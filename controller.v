==> flow/design.v <==
`timescale 1ns/1ns
module controller(clk, rst, start, done, ld_s_A, ld_exp_A, ld_man_A, ld_s_B, ld_exp_B, ld_man_B, eq_exp, lt_exp, gt_exp, eq_man, lt_man, gt_man,
   count_en_up_A, count_en_up_B, shift_man_right_A, shift_man_right_B, ld_exp_R, sel_sign_R, signA_xor_signB, samesign,
   ld_s_R, ld_man_R, co_sum, shift_man_right_R, shift_man_left_R, count_en_up_R, count_en_down_R, or_man_R, most_sig_man_R,operator);
   input clk, rst, start, eq_exp, lt_exp, gt_exp, eq_man, lt_man, gt_man, signA_xor_signB, co_sum, most_sig_man_R,
    or_man_R, operator;
   output reg done, ld_s_A, ld_s_B, ld_s_R, ld_man_A, ld_man_B, ld_man_R, ld_exp_A, ld_exp_B, ld_exp_R,
    count_en_up_A, count_en_up_B, count_en_up_R, count_en_down_R, shift_man_right_A, shift_man_right_B,
    shift_man_right_R, shift_man_left_R;
    output samesign;
    output reg [1:0] sel_sign_R;
    reg [3:0] ps,ns;
    parameter [3:0] IDLE=0, starting=1, loading=2, start_comparing_exp=3, load_result_exp=4, load_result_sign_man=5,
     check_carry_of_result_man=6, check_for_zero=7, check_for_msb_of_result=8;
    always@(start, eq_exp, co_sum, or_man_R, most_sig_man_R,ps) begin
      ns = IDLE;
      case(ps)
        IDLE: begin ns=(start)? starting:IDLE; end
        starting:begin ns=(start)? starting:loading; end
        loading: begin ns=start_comparing_exp; end
        start_comparing_exp:begin ns=(eq_exp)? load_result_exp:start_comparing_exp; end
        load_result_exp: begin ns=load_result_sign_man; end
        load_result_sign_man: begin ns=(co_sum&~operator)? check_carry_of_result_man:check_for_zero; end
        check_carry_of_result_man: begin ns=check_for_zero; end
        check_for_zero: begin ns=(or_man_R)? check_for_msb_of_result:IDLE; end
        check_for_msb_of_result: begin ns=(most_sig_man_R)? IDLE:check_for_msb_of_result; end
        default: begin ns = IDLE; end
        endcase
    end
    always@(ps) begin
      done=0; ld_s_A=0; ld_s_B=0; ld_s_R=0; ld_man_A=0; ld_man_B=0; ld_man_R=0; ld_exp_A=0; ld_exp_B=0; ld_exp_R=0;
      count_en_up_A=0; count_en_up_B=0; count_en_up_R=0; count_en_down_R=0; shift_man_right_A=0; shift_man_right_B=0;
      shift_man_right_R=0; shift_man_left_R=0; sel_sign_R=2'b0;
      case(ps)
        IDLE: begin done=1; end
        starting:begin  end
        loading: begin ld_s_A=1; ld_exp_A=1; ld_man_A=1; ld_s_B=1; ld_exp_B=1; ld_man_B=1; end
        start_comparing_exp:begin
          if(lt_exp)begin count_en_up_A=1; shift_man_right_A=1; end
          else if(gt_exp) begin count_en_up_B=1; shift_man_right_B=1; end
        end
        load_result_exp: begin
            ld_exp_R=1;
            if(signA_xor_signB)begin
              if(lt_man) begin sel_sign_R = 2'b10; end
              else if(gt_man) begin sel_sign_R = 2'b01; end
              else begin sel_sign_R=2'b00; end
            end
        end
        load_result_sign_man: begin ld_s_R=1; ld_man_R=1; end
        check_carry_of_result_man: begin shift_man_right_R=1; count_en_up_R=1; end
        check_for_zero: begin  end
        check_for_msb_of_result: begin if(~most_sig_man_R) begin count_en_down_R=1; shift_man_left_R=1; end end
      endcase
  end
  always@(posedge clk) begin
    if(rst) ps=IDLE;
    else ps = ns;
  end
  assign samesign = signA_xor_signB;
  endmodule
==> Reports on controller <==
The steps from the RTL of controller to its reports follow in flow order.
Line numbers count from 1 in the design file above.
Operators carry their Yosys type and port widths (W data, S select, Z words).
Library cell names are shortened.
{ "setup": {"top": "controller", "clock": "clk", "library": "sky130hd", "lib_corner": "tt_025C_1v80"} }

==> Word level <==
Source: Yosys, flattened and elaborated, memories not mapped. Widths are those after wreduce; folded enables and synchronous resets count as part of the registers. Registers that Yosys merges into a memory's read port (data or address) are not register bits. Print and check cells do not count. Equal cells are merged and count once.
{ "op_classes": {"n_logic": 2, "n_eq": 8, "n_reduce_logical": 1, "mux": 23} }
{ "ops": {"columns": ["op", "n"], "rows": [
  ["$pmux W4 S9", 1],
  ["$eq A4 B3 Y1 const B", 4],
  ["$mux W1", 15],
  ["$eq A4 B2 Y1 const B", 2],
  ["$mux W4", 2],
  ["$mux W2", 4],
  ["$eq A4 B1 Y1 const B", 1],
  ["$eq A4 B4 Y1 const B", 1],
  ["$logic_not A4 Y1", 1],
  ["$mux W3", 1],
  ["$and A1 B1 Y1", 1],
  ["$not A1 Y1", 1]
]} }
{ "bits": {"elab_cells": 35, "regBits": 4, "out_inout_bits": 21} }

==> Longest topological paths <==
Longest topological path by Yosys (ltp), each cell counted once; first at word level (registers and memories cut), then after technology mapping (sequential cells cut; the memories' decode and read muxes count).
{ "depth": {"word_depth": 4, "ABC_AREA": 0, "ltp_mapped": 3} }

==> Mapped cells and area <==
Source: synth_stat.txt of the flow (Yosys; design flattened, memories mapped). It holds for the ABC_AREA given above (unset counts as 0); a run with the other value may have another netlist.
{ "by_type": {"columns": ["type", "n"], "rows": [
  ["dfxtp_1", 9],
  ["buf_4", 11],
  ["nor2b_1", 4],
  ["nand2b_1", 3],
  ["nor3b_1", 2],
  ["nor3b_2", 1],
  ["a2111o_1", 1],
  ["buf_6", 1],
  ["inv_1", 3],
  ["a21oi_1", 2],
  ["and4b_1", 1],
  ["and3b_1", 1],
  ["nand2_1", 2],
  ["nor2_1", 2],
  ["and2_1", 1],
  ["and3_1", 1],
  ["o22ai_1", 1]
]} }
{ "synth_totals": {"synth_area_um2": 430.4, "sequential_area_um2": 180.2, "n_buf": 12, "cells": 46, "ffs": 9} }

==> Timing after synthesis <==
OpenSTA on the mapped netlist: ideal clock, no wires. The path of least setup slack (recovery checks aside). Input and output delay are each 20% of the period. Register names are those of the netlist, which keeps one name where synthesis merged equal registers.
{ "synth_timing": {"path_kind": "register -> register", "startpoint": "register ps", "endpoint": "register ps", "stages": 3, "n_path_buf": 0, "clock_period_ns": 1.12, "setup_slack_ns": 0.186, "setup_time_ns": 0.124, "path_delay_ns": 0.933, "arrival_time_ns": 0.809, "synth_period_reached_ns": 0.934} }
"path_delay_ns" = arrival - input delay + setup time.
"stages" counts driving pins, that of a launching flip-flop among them; a cell with two outputs on the path counts twice.
"synth_period_reached_ns" is the clock period less the worst setup slack; recovery checks do not enter. This is arithmetic on one report: input and output delays are still those of the set period (20% each).
An end named without its bit number is one bit of that signal or, where synthesis recoded a state register, one of its new flip-flops.
{ "synth_via": {"path_cell_list": "dfxtp_1 > nor2b_1 > a2111o_1"} }
{ "synth_lines": {"columns": ["element", "line_no", "rtl"], "rows": [
  ["start: declaration", 12, "reg [3:0] ps,ns;"],
  ["start: assignment", 57, "if(rst) ps=IDLE;"],
  ["start: assignment", 58, "else ps = ns;"],
  ["end: assignment", 57, null],
  ["end: assignment", 58, null],
  ["end: declaration", 12, null]
]} }
Chain of elaborated cells between the ends: none given.

==> Path in the finished layout <==
Path of least setup slack in the final report of flow run 2 (OpenROAD, finished layout, wires in). Where an end is a register, its clock arrival counts in the times.
{ "layout_timing": {"path_kind": "register -> output", "startpoint": "register ps", "endpoint": "output shift_man_right_B", "clock_period_ns": 0.89, "stages": 4, "n_path_buf": 2, "arrival_time_ns": 0.99, "setup_slack_ns": -0.28} }
An end named without its bit number is one bit of that signal or, where synthesis recoded a state register, one of its new flip-flops.
Between the ends stands the longest chain of elaborated cells between them, by number of cells; it is not shown to be the way that was timed. Of several equally long chains one is given.
Each line given opens the expression or statement behind the cell; cells for indexed reads and writes are added by Yosys, which also makes memories of some case tables.
{ "layout_via": {"path_cell_list": "dfxtp_2 > and3b_1 > buf_4 > buf_6", "elab_chain_len": 2} }
{ "layout_lines": {"columns": ["element", "line_no", "rtl"], "rows": [
  ["start: declaration", 12, "reg [3:0] ps,ns;"],
  ["start: assignment", 57, "if(rst) ps=IDLE;"],
  ["start: assignment", 58, "else ps = ns;"],
  ["$eq A4 B2 Y1", 34, "case(ps)"],
  ["$mux W1", 34, null],
  ["end: declaration", 8, "count_en_up_A, count_en_up_B, count_en_up_R, count_en_down_R, shift_man_right_A, shift_man_right_B,"]
]} }

Ticket comment

Stored flow runs of controller (2 of them; Yosys, OpenROAD, sky130hd). They differ in their settings and are not a sequence. Constraints: input delay and output delay 20% of the set period each, output load 0.01 pF.
"achievedPeriod_ns" means the clock period less the worst setup slack. The figure is calculated, with input and output delays left at 20% of the set period.
By "totalPower_uw" is meant OpenSTA's value without simulated activity: inputs other than the clock are taken to toggle once in ten clock periods, and the tool carries that through the logic.
[
  {
    "run": "flow run 1",
    "settings": { "period_ns": 1.54, "CORE_UTILIZATION": 48, "SETUP_SLACK_MARGIN": 0.17, "PLACE_DENSITY": 0.69, "CORE_ASPECT_RATIO": 0.63, "CORE_MARGIN": 4, "CELL_PAD_IN_SITES_GLOBAL_PLACEMENT": 1, "CELL_PAD_IN_SITES_DETAIL_PLACEMENT": 1, "ABC_AREA": 1, "GPL_TIMING_DRIVEN": 0, "CTS_CLUSTER_DIAMETER": 369, "SLEW_MARGIN": 0, "MAX_ROUTING_LAYER": "met5", "CAP_MARGIN": 20 },
    "outcome": "not finished: floorplanning ended with error PDN-0185"
  },
  {
    "run": "flow run 2",
    "settings": { "period_ns": 0.89, "CORE_UTILIZATION": 22, "PLACE_DENSITY": 0.57, "HOLD_SLACK_MARGIN": 0.07, "CORE_ASPECT_RATIO": 0.67, "CELL_PAD_IN_SITES_GLOBAL_PLACEMENT": 0, "TNS_END_PERCENT": 55, "GPL_TIMING_DRIVEN": 0, "GPL_ROUTABILITY_DRIVEN": 0, "CTS_CLUSTER_DIAMETER": 157, "CAP_MARGIN": 25, "SLEW_MARGIN": 40, "CORE_MARGIN": 2 },
    "results": { "achievedPeriod_ns": 1.171, "finish.utilization_pct": 46.8, "totalPower_uw": 870, "post_synth_area_um2": 430.4, "dieArea_um2": 2333.3, "ws_setup_ns": -0.281, "fin_tns_ns": -2.685 }
  }
]
