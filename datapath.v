==> flow/design.v <==
module adder24(a, b, sum, co);
  input[23:0] a, b;
  output[23:0] sum;
  output co;
  assign {co, sum} = a + b;
endmodule
`timescale 1ns/1ns
module comparator24(a, b, lt, eq, gt);
  input[23:0] a, b;
  output lt, eq, gt;
  assign lt = (a < b);
  assign eq = (a == b);
  assign gt = (a > b);
endmodule
`timescale 1ns/1ns
module comparator8(a, b, lt, eq, gt);
  input[7:0] a, b;
  output lt, eq, gt;
  assign lt = (a < b) ? 1'b1 : 1'b0;
  assign eq = (a == b) ? 1'b1 : 1'b0;
  assign gt = (a > b) ? 1'b1 : 1'b0;
endmodule
`timescale 1ns/1ns
module datapath(parin_s_A, parin_s_B, parin_exp_A, parin_exp_B, parin_mant_A, parin_mant_B, operator, s_outR, exp_outR, mant_outR,
   clk, rst, ld_s_A, ld_exp_A, ld_man_A, ld_s_B, ld_exp_B, ld_man_B, eq_exp, lt_exp, gt_exp, eq_man, lt_man, gt_man,
   count_en_up_A, count_en_up_B, shift_man_right_A, shift_man_right_B, ld_exp_R, sel_sign_R, signA_xor_signB, samesign,
   ld_s_R, ld_man_R, co_sum, shift_man_right_R, shift_man_left_R, count_en_up_R, count_en_down_R, or_man_R, most_sig_man_R);
  output eq_exp, lt_exp, gt_exp, eq_man, lt_man, gt_man, signA_xor_signB, co_sum, most_sig_man_R, or_man_R;
  output s_outR;
  output [7:0] exp_outR;
  output [23:0] mant_outR;
  input clk, rst, ld_s_A, ld_s_B, ld_s_R, ld_man_A, ld_man_B, ld_man_R, ld_exp_A, ld_exp_B, ld_exp_R,
    count_en_up_A, count_en_up_B, count_en_up_R, count_en_down_R, shift_man_right_A, shift_man_right_B,
    shift_man_right_R, shift_man_left_R, samesign;
  input [1:0] sel_sign_R;
  input parin_s_A, parin_s_B, operator;
  input [7:0] parin_exp_A, parin_exp_B;
  input [23:0] parin_mant_A, parin_mant_B;
  wire s_outA, s_outB;
  wire [7:0] exp_outA, exp_outB;
  wire [23:0] mant_outA, mant_outB;
  wire parin_s_R;
  wire [23:0] parin_mant_R;
  flipFlop S_A(.clk(clk), .rst(rst), .ld_s(ld_s_A), .parin_s(parin_s_A), .s_out(s_outA));
  udCounter EXP_A(.clk(clk), .rst(rst), .ld_exp(ld_exp_A), .cen_up_exp(count_en_up_A), .cen_down_exp(1'b0), .parin_exp(parin_exp_A), .exp_out(exp_outA));
  shiftReg24 MANT_A(.clk(clk), .rst(rst), .ld_mantice(ld_man_A), .shift_right(shift_man_right_A), .shift_left(1'b0), .parin_mantice(parin_mant_A), .mantice_out(mant_outA), .serin_from_left(1'b0));
  flipFlop S_B(.clk(clk), .rst(rst), .ld_s(ld_s_B), .parin_s(parin_s_B ^ operator), .s_out(s_outB));
  udCounter EXP_B(.clk(clk), .rst(rst), .ld_exp(ld_exp_B), .cen_up_exp(count_en_up_B), .cen_down_exp(1'b0), .parin_exp(parin_exp_B), .exp_out(exp_outB));
  shiftReg24 MANT_B(.clk(clk), .rst(rst), .ld_mantice(ld_man_B), .shift_right(shift_man_right_B), .shift_left(1'b0), .parin_mantice(parin_mant_B), .mantice_out(mant_outB), .serin_from_left(1'b0));
  comparator8 COMP_EXP(.a(exp_outA), .b(exp_outB), .lt(lt_exp), .eq(eq_exp), .gt(gt_exp));
  comparator24 COMP_MAN(.a(mant_outA), .b(mant_outB), .lt(lt_man), .eq(eq_man), .gt(gt_man));
  xor(signA_xor_signB, s_outA, s_outB);
  wire [23:0] sum_man_AB;
  adder24 ADDER_MAN_AB(.a(mant_outA), .b(mant_outB), .sum(sum_man_AB), .co(co_sum));
  wire [23:0] sub_man_AB;
  subtractor24 SUB_MAN_AB(.a(mant_outA), .b(mant_outB), .sub(sub_man_AB));
  mux2to1 MUX_ON_MANT(.a(sum_man_AB), .b(sub_man_AB), .select(samesign), .mux_out(parin_mant_R));
  mux4to1 MUX_ON_SIGN(.a(1'b0), .b(s_outA), .c(s_outB), .d(1'b1), .select(sel_sign_R), .mux_out(parin_s_R));
  flipFlop S_R(.clk(clk), .rst(rst), .ld_s(ld_s_R), .parin_s(parin_s_R), .s_out(s_outR));
  udCounter EXP_R(.clk(clk), .rst(rst), .ld_exp(ld_exp_R), .cen_up_exp(count_en_up_R), .cen_down_exp(count_en_down_R), .parin_exp(exp_outA), .exp_out(exp_outR));
  shiftReg24 MANT_R(.clk(clk), .rst(rst), .ld_mantice(ld_man_R), .shift_right(shift_man_right_R), .shift_left(shift_man_left_R), .parin_mantice(parin_mant_R), .mantice_out(mant_outR), .serin_from_left(1'b1));
  assign most_sig_man_R = mant_outR[23];
  assign or_man_R = |{mant_outR};
endmodule
`timescale 1ns/1ns
module flipFlop(clk, rst, ld_s, parin_s, s_out);
  input clk, rst, ld_s;
  input parin_s;
  output reg s_out;
  always@(posedge clk) begin
    if(rst)
      s_out <= 1'b0;
    else if(ld_s)
      s_out <= parin_s;
    else
      s_out <= s_out;
  end
endmodule
`timescale 1ns/1ns
module shiftReg24(clk, rst, ld_mantice, shift_right, shift_left, parin_mantice, mantice_out, serin_from_left);
  input clk, rst, ld_mantice, shift_right, shift_left, serin_from_left;
  input[23:0] parin_mantice;
  output reg[23:0] mantice_out;
  always@(posedge clk) begin
    if(rst)
      mantice_out <= 24'b0;
    else if(ld_mantice)
      mantice_out <= parin_mantice;
    else if(shift_right)
      mantice_out <= {serin_from_left, mantice_out[23:1]};
    else if(shift_left)
      mantice_out <= {mantice_out[22:0], 1'b0};
    else
      mantice_out <= mantice_out;
  end
endmodule
`timescale 1ns/1ns
module mux2to1(a, b, select, mux_out);
  input[23:0] a, b;
  input select;
  output[23:0] mux_out;
  assign mux_out = select ? b : a;
endmodule
`timescale 1ns/1ns
module mux4to1(a, b, c, d, select, mux_out);
  input a, b, c, d;
  input[1:0] select;
  output mux_out;
  assign mux_out = (select == 2'b00) ? a :
                    (select == 2'b01) ? b :
                    (select == 2'b10) ? c :
                    (select == 2'b11) ? d :
                    2'bx;
endmodule
`timescale 1ns/1ns
module subtractor24(a, b, sub);
  input[23:0] a, b;
  output[23:0] sub;
  assign sub = (a > b) ? a - b : b - a;
endmodule
`timescale 1ns/1ns
module udCounter(clk, rst, ld_exp, cen_up_exp, cen_down_exp, parin_exp, exp_out);
  input clk, rst, ld_exp, cen_up_exp, cen_down_exp;
  input[7:0] parin_exp;
  output reg[7:0] exp_out;
  always@(posedge clk) begin
    if(rst)
      exp_out <= 8'b0;
    else if(ld_exp)
      exp_out <= parin_exp;
    else if(cen_up_exp)
      exp_out <= exp_out + 1;
    else if(cen_down_exp)
      exp_out <= exp_out - 1;
    else
      exp_out <= exp_out;
  end
endmodule
# --- From RTL to reports: datapath ---
# What the tools print for datapath, step after step.
# Line numbers count from 1 in the design file above.
setup:
  top_module: "datapath"
  clk_port: "clk"
  library: "sky130hd"
  lib_corner: "tt_025C_1v80"

# --- Word-level counts ---
# Counts by Yosys on the flattened word-level netlist (proc, flatten, opt, wreduce; memories kept). Register bits leave out memories and registers merged into their read ports (data or address). Print and check cells are left out. Cells with the same type and inputs are merged into one.
op_classes:
  bitwise: 2
  shift: 0
  n_mux: 23
  add_sub_neg: 7
  eq_ne: 5
  mul: 0
  reduce_logical: 8
  div: 0
  compare: 4
ops:
  columns: ["cell", "count"]
  rows:
  - ["24-bit 2-to-1 mux", 9]
  - ["8-bit 2-to-1 mux", 7]
  - ["24-bit subtractor", 2]
  - ["24-bit by 24-bit adder with 25-bit output", 1]
  - ["24-bit > comparator", 1]
  - ["24-bit less-than comparator", 1]
  - ["24-bit equality test", 1]
  - ["24-bit OR reduction", 1]
  - ["8-bit by 1-bit adder with 8-bit output with constant B", 3]
  - ["2-bit nonzero test", 4]
  - ["8-bit by 1-bit subtractor with 8-bit output with constant B", 1]
  - ["8-bit > comparator", 1]
  - ["8-bit less-than comparator", 1]
  - ["8-bit equality test", 1]
  - ["1-bit 2-to-1 mux", 7]
  - ["3-bit nonzero test", 2]
  - ["2-bit equality test with constant B", 2]
  - ["1-bit XOR", 2]
  - ["2-bit by 1-bit equality test with 1-bit output with constant B", 1]
  - ["2-bit zero test", 1]
bits:
  latch_bits: 0
  romBits: 0
  ramBits: 0
  output_inout_bits: 43
  register_bits: 99
  elab_cells: 58
  mem_count: 0
  clocked_rd_ports_x_width: 0
  in_bits: 89

# --- Logic depth ---
# Longest topological path by Yosys (ltp), each cell counted once; first at word level (registers and memories cut), then after technology mapping (sequential cells cut; the memories' decode and read muxes count).
logic_depth:
  depth_word: 5
  abc_area: 0
  mapped_depth: 14
  ltp_nobuf: 13

# --- Synthesis result ---
# Source: synth_stat.txt of the flow (Yosys; design flattened, memories mapped). It holds for the ABC_AREA given above (unset counts as 0); a run with the other value may have another netlist.
# The area totals of this step are shown rounded.
types:
  columns: ["cell", "count", "type_area_um2"]
  rows:
  - ["sky130_fd_sc_hd__dfxtp_1", 99, 1.98E+03]
  - ["sky130_fd_sc_hd__ha_1", 90, 1126.08]
  - ["sky130_fd_sc_hd__nor2_1", 222, 833.299]
  - ["sky130_fd_sc_hd__a21oi_1", 160, 800.768]
  - ["sky130_fd_sc_hd__mux2i_1", 79, 790.758]
  - ["sky130_fd_sc_hd__inv_1", 84, 315.302]
  - ["sky130_fd_sc_hd__o21ai_0", 46, 230.221]
  - ["sky130_fd_sc_hd__xnor2_1", 23, 201.443]
  - ["sky130_fd_sc_hd__clkbuf_8", 13, 178.922]
  - ["sky130_fd_sc_hd__nand2_1", 45, 168.912]
  - ["sky130_fd_sc_hd__clkbuf_1", 34, 127.622]
  - ["sky130_fd_sc_hd__xor2_1", 14, 122.618]
  - ["sky130_fd_sc_hd__nor2b_1", 19, 118.864]
  - ["sky130_fd_sc_hd__nor4_1", 17, 106.352]
  - ["sky130_fd_sc_hd__nor3_1", 21, 105.101]
  - ["sky130_fd_sc_hd__nand4_1", 16, 100.096]
  - ["sky130_fd_sc_hd__a211oi_1", 12, 90.086]
  - ["sky130_fd_sc_hd__o22ai_1", 14, 87.584]
# Not listed: further types 59, cells in them 198.
mapped:
  stdcells: 1206
  n_buf: 73
  sequential_area_um2: 2000
  flip_flops: 99
  synth_area_um2: 9100
# By module: a second synthesis without flattening, with its own total; a netlist apart from the flattened one above.
hier_totals:
  hier_cells: 1300
  area_unflattened_um2: 11000
# Rows give one instance, submodules left out.
modules:
  columns: ["mod", "mod_area_um2", "n_cells", "instances", "mod_seq_area_um2"]
  rows:
  - ["shiftReg24", 1300, 113, 3, 480]
  - ["subtractor24", 2600, 390, 1, 0.0]
  - ["udCounter", 680, 80, 3, 160]
  - ["adder24", 1300, 167, 1, 0.0]
  - ["comparator24", 630, 85, 1, 0.0]
  - ["mux2to1", 400, 27, 1, 0.0]
  - ["comparator8", 230, 29, 1, 0.0]
  - ["flipFlop", 34, 3, 3, 20]
  - ["datapath", 84, 13, 1, 0.0]
  - ["mux4to1", 23, 1, 1, 0.0]

# --- Timing after synthesis ---
# Path of least setup slack by OpenSTA after synthesis, without wires, with an ideal clock, recovery checks aside; 20% of the period is set as input and as output delay. Where synthesis merged equal registers, the netlist keeps one of their names.
synth_timing:
  kind: "reg2out"
  startpoint: "register MANT_B.mantice_out[0]"
  endpoint: "output port co_sum"
  out_delay_ns: 0.912
  t_required_ns: 3.648
  t_arrival_ns: 2.398
  n_path_buf: 0
  path_stages: 12
  t_first_pin_ns: 0.000
  clock_period_ns: 4.56
  path_delay_ns: 2.398
  setup_slack_ns: 1.250
  period_less_setup_slack_ns: 3.31
# "path_delay_ns" is the arrival time less input delay plus setup time.
# A path that ends at an output port has no setup time.
# "path_stages": output pins that drive a net of the path, with the launching flip-flop's if there is one; two outputs of one cell count as two.
# "period_less_setup_slack_ns" = period - worst setup slack (recovery checks aside). The figure is calculated, with input and output delays left at 20% of the set period.
# Between the ends stands the longest chain of elaborated cells between them, by number of cells; it is not shown to be the way that was timed. Of several equally long chains one is given.
# Each line given opens the expression or statement behind the cell; cells for indexed reads and writes are added by Yosys, which also makes memories of some case tables.
# A register here has more assigning lines than the two given.
synth_via:
  path_cell_list: "sky130_fd_sc_hd__dfxtp_1 > sky130_fd_sc_hd__ha_1 > sky130_fd_sc_hd__fa_1 > sky130_fd_sc_hd__nor2b_1 > sky130_fd_sc_hd__or4_1 > sky130_fd_sc_hd__a211o_1 > sky130_fd_sc_hd__nand3_1 > sky130_fd_sc_hd__and2_1 > sky130_fd_sc_hd__o21a_1 > sky130_fd_sc_hd__o41ai_1 > sky130_fd_sc_hd__a21oi_1 > sky130_fd_sc_hd__o21bai_1"
  elab_chain_cells: 1
  cells_between: 1
  lines_between: 1
  classes_between: "1 x add/sub"
synth_rtl:
  columns: ["item", "line", "rtl"]
  rows:
  - ["start: declaration", 83, "output reg[23:0] mantice_out;"]
  - ["start: assignment", 88, "mantice_out <= parin_mantice;"]
  - ["start: assignment", 90, "mantice_out <= {serin_from_left, mantice_out[23:1]};"]
  - ["24-bit by 24-bit adder with 25-bit output", 5, "assign {co, sum} = a + b;"]
  - ["end: declaration", 28, "output eq_exp, lt_exp, gt_exp, eq_man, lt_man, gt_man, signA_xor_signB, co_sum, most_sig_man_R, or_man_R;"]

# --- Worst path after layout ---
# From the final timing report of run 1: the path of least setup slack in the routed layout; clock arrival at registers is part of the times.
layout_timing:
  kind: "reg2out"
  startpoint: "register MANT_A.mantice_out[0]"
  endpoint: "output port co_sum"
  t_required_ns: 2.69
  setup_slack_ns: -0.26
  t_arrival_ns: 2.95
  clock_period_ns: 3.36
  t_first_pin_ns: 0.36
  out_delay_ns: 0.67
  n_path_buf: 1
  path_stages: 13
# Between the ends stands the longest chain of elaborated cells between them, by number of cells; it is not shown to be the way that was timed. Of several equally long chains one is given.
# A register here has more assigning lines than the two given.
layout_via:
  path_cell_list: "sky130_fd_sc_hd__dfxtp_2 > sky130_fd_sc_hd__ha_4 > sky130_fd_sc_hd__fa_2 > sky130_fd_sc_hd__nor2b_4 > sky130_fd_sc_hd__or4_4 > sky130_fd_sc_hd__a211o_1 > sky130_fd_sc_hd__nand3_2 > sky130_fd_sc_hd__and2_4 > sky130_fd_sc_hd__o21a_1 > sky130_fd_sc_hd__o41ai_1 > sky130_fd_sc_hd__a21oi_1 > sky130_fd_sc_hd__o21bai_1 > sky130_fd_sc_hd__buf_2"
  elab_chain_cells: 1
  cells_between: 1
  lines_between: 1
  classes_between: "1 x add/sub"
layout_rtl:
  columns: ["item", "line", "rtl"]
  rows:
  - ["start: declaration", 83, "output reg[23:0] mantice_out;"]
  - ["start: assignment", 88, "mantice_out <= parin_mantice;"]
  - ["start: assignment", 90, "mantice_out <= {serin_from_left, mantice_out[23:1]};"]
  - ["24-bit by 24-bit adder with 25-bit output", 5, "assign {co, sum} = a + b;"]
  - ["end: declaration", 28, "output eq_exp, lt_exp, gt_exp, eq_man, lt_man, gt_man, signA_xor_signB, co_sum, most_sig_man_R, or_man_R;"]

Measured data: module datapath, platform sky130hd, 2 stored runs of the flow under differing settings, order arbitrary. Input and output delays are each 20% of the period that was set; the output load is 0.01 pF.
"period_less_ws_ns" means the clock period less the worst setup slack. The figure is calculated, with input and output delays left at 20% of the set period.
By "worstPathTime_ns" is meant the share of the clock period that the worst setup path is allowed (20% is reserved at inputs, 20% at outputs), minus its slack. Clock arrival times at its registers enter into it.
"power.total_uw" is the tool's figure for a default switching activity; nothing was simulated.
Values from the reports are rounded here.

--- run 1 ---
==> flow/run.sh <==
#!/bin/bash
# the make line also repeats the synthesis and layout settings of config.mk as NAME=value (left out here)
make -C /OpenROAD-flow-scripts/flow DESIGN_CONFIG=/design/flow/config.mk WORK_HOME=/design/flow/orfs CLKGATE_MAP_FILE= finish
==> flow/config.mk <==
export PLATFORM = sky130hd
export DESIGN_NAME = datapath
export DESIGN_NICKNAME = datapath
export VERILOG_FILES = /design/flow/design.v
export SDC_FILE = /design/flow/constraint.sdc
export NUM_CORES = 4
export LEC_CHECK = 0
export CAP_MARGIN = 20
export CORE_MARGIN = 2
export CORE_UTILIZATION = 42
export SLEW_MARGIN = 20
==> flow/constraint.sdc <==
create_clock -name core_clock -period 3.36 [get_ports {clk}]
set_input_delay 0.6720 -clock core_clock [delete_from_list [all_inputs] [get_ports {clk}]]
set_output_delay 0.6720 -clock core_clock [all_outputs]
set_load 0.01 [all_outputs]

==> results, as YAML <==
results:
  period_less_ws_ns: 3.620
  worst_hold_slack_ns: 0.51
  worstPathTime_ns: 2.95
  worst_setup_path_type: "reg2out"
  power.total_uw: 4300
  dieArea_um2: 23000
  tns_setup_ns: -0.31
  layout_stdcell_area_um2: 12000
  timing.setup.ws_ns: -0.26
  synth_area_um2: 9100

--- run 2 ---
==> flow/run.sh <==
#!/bin/bash
# the make line also repeats the synthesis and layout settings of config.mk as NAME=value (left out here)
make -C /OpenROAD-flow-scripts/flow DESIGN_CONFIG=/design/flow/config.mk WORK_HOME=/design/flow/orfs CLKGATE_MAP_FILE= finish
==> flow/config.mk <==
export PLATFORM = sky130hd
export DESIGN_NAME = datapath
export DESIGN_NICKNAME = datapath
export VERILOG_FILES = /design/flow/design.v
export SDC_FILE = /design/flow/constraint.sdc
export NUM_CORES = 4
export LEC_CHECK = 0
export ABC_AREA = 0
export CAP_MARGIN = 20
export CELL_PAD_IN_SITES_GLOBAL_PLACEMENT = 2
export CORE_MARGIN = 2
export CORE_UTILIZATION = 63
export GPL_ROUTABILITY_DRIVEN = 1
export HOLD_SLACK_MARGIN = 0.12
export PLACE_DENSITY_LB_ADDON = 0.03
export SLEW_MARGIN = 15
export TNS_END_PERCENT = 20
==> flow/constraint.sdc <==
create_clock -name core_clock -period 4.35 [get_ports {clk}]
set_input_delay 0.8700 -clock core_clock [delete_from_list [all_inputs] [get_ports {clk}]]
set_output_delay 0.8700 -clock core_clock [all_outputs]
set_load 0.01 [all_outputs]

==> results, as YAML <==
outcome: "did not finish, placement stopped with FLW-0024"
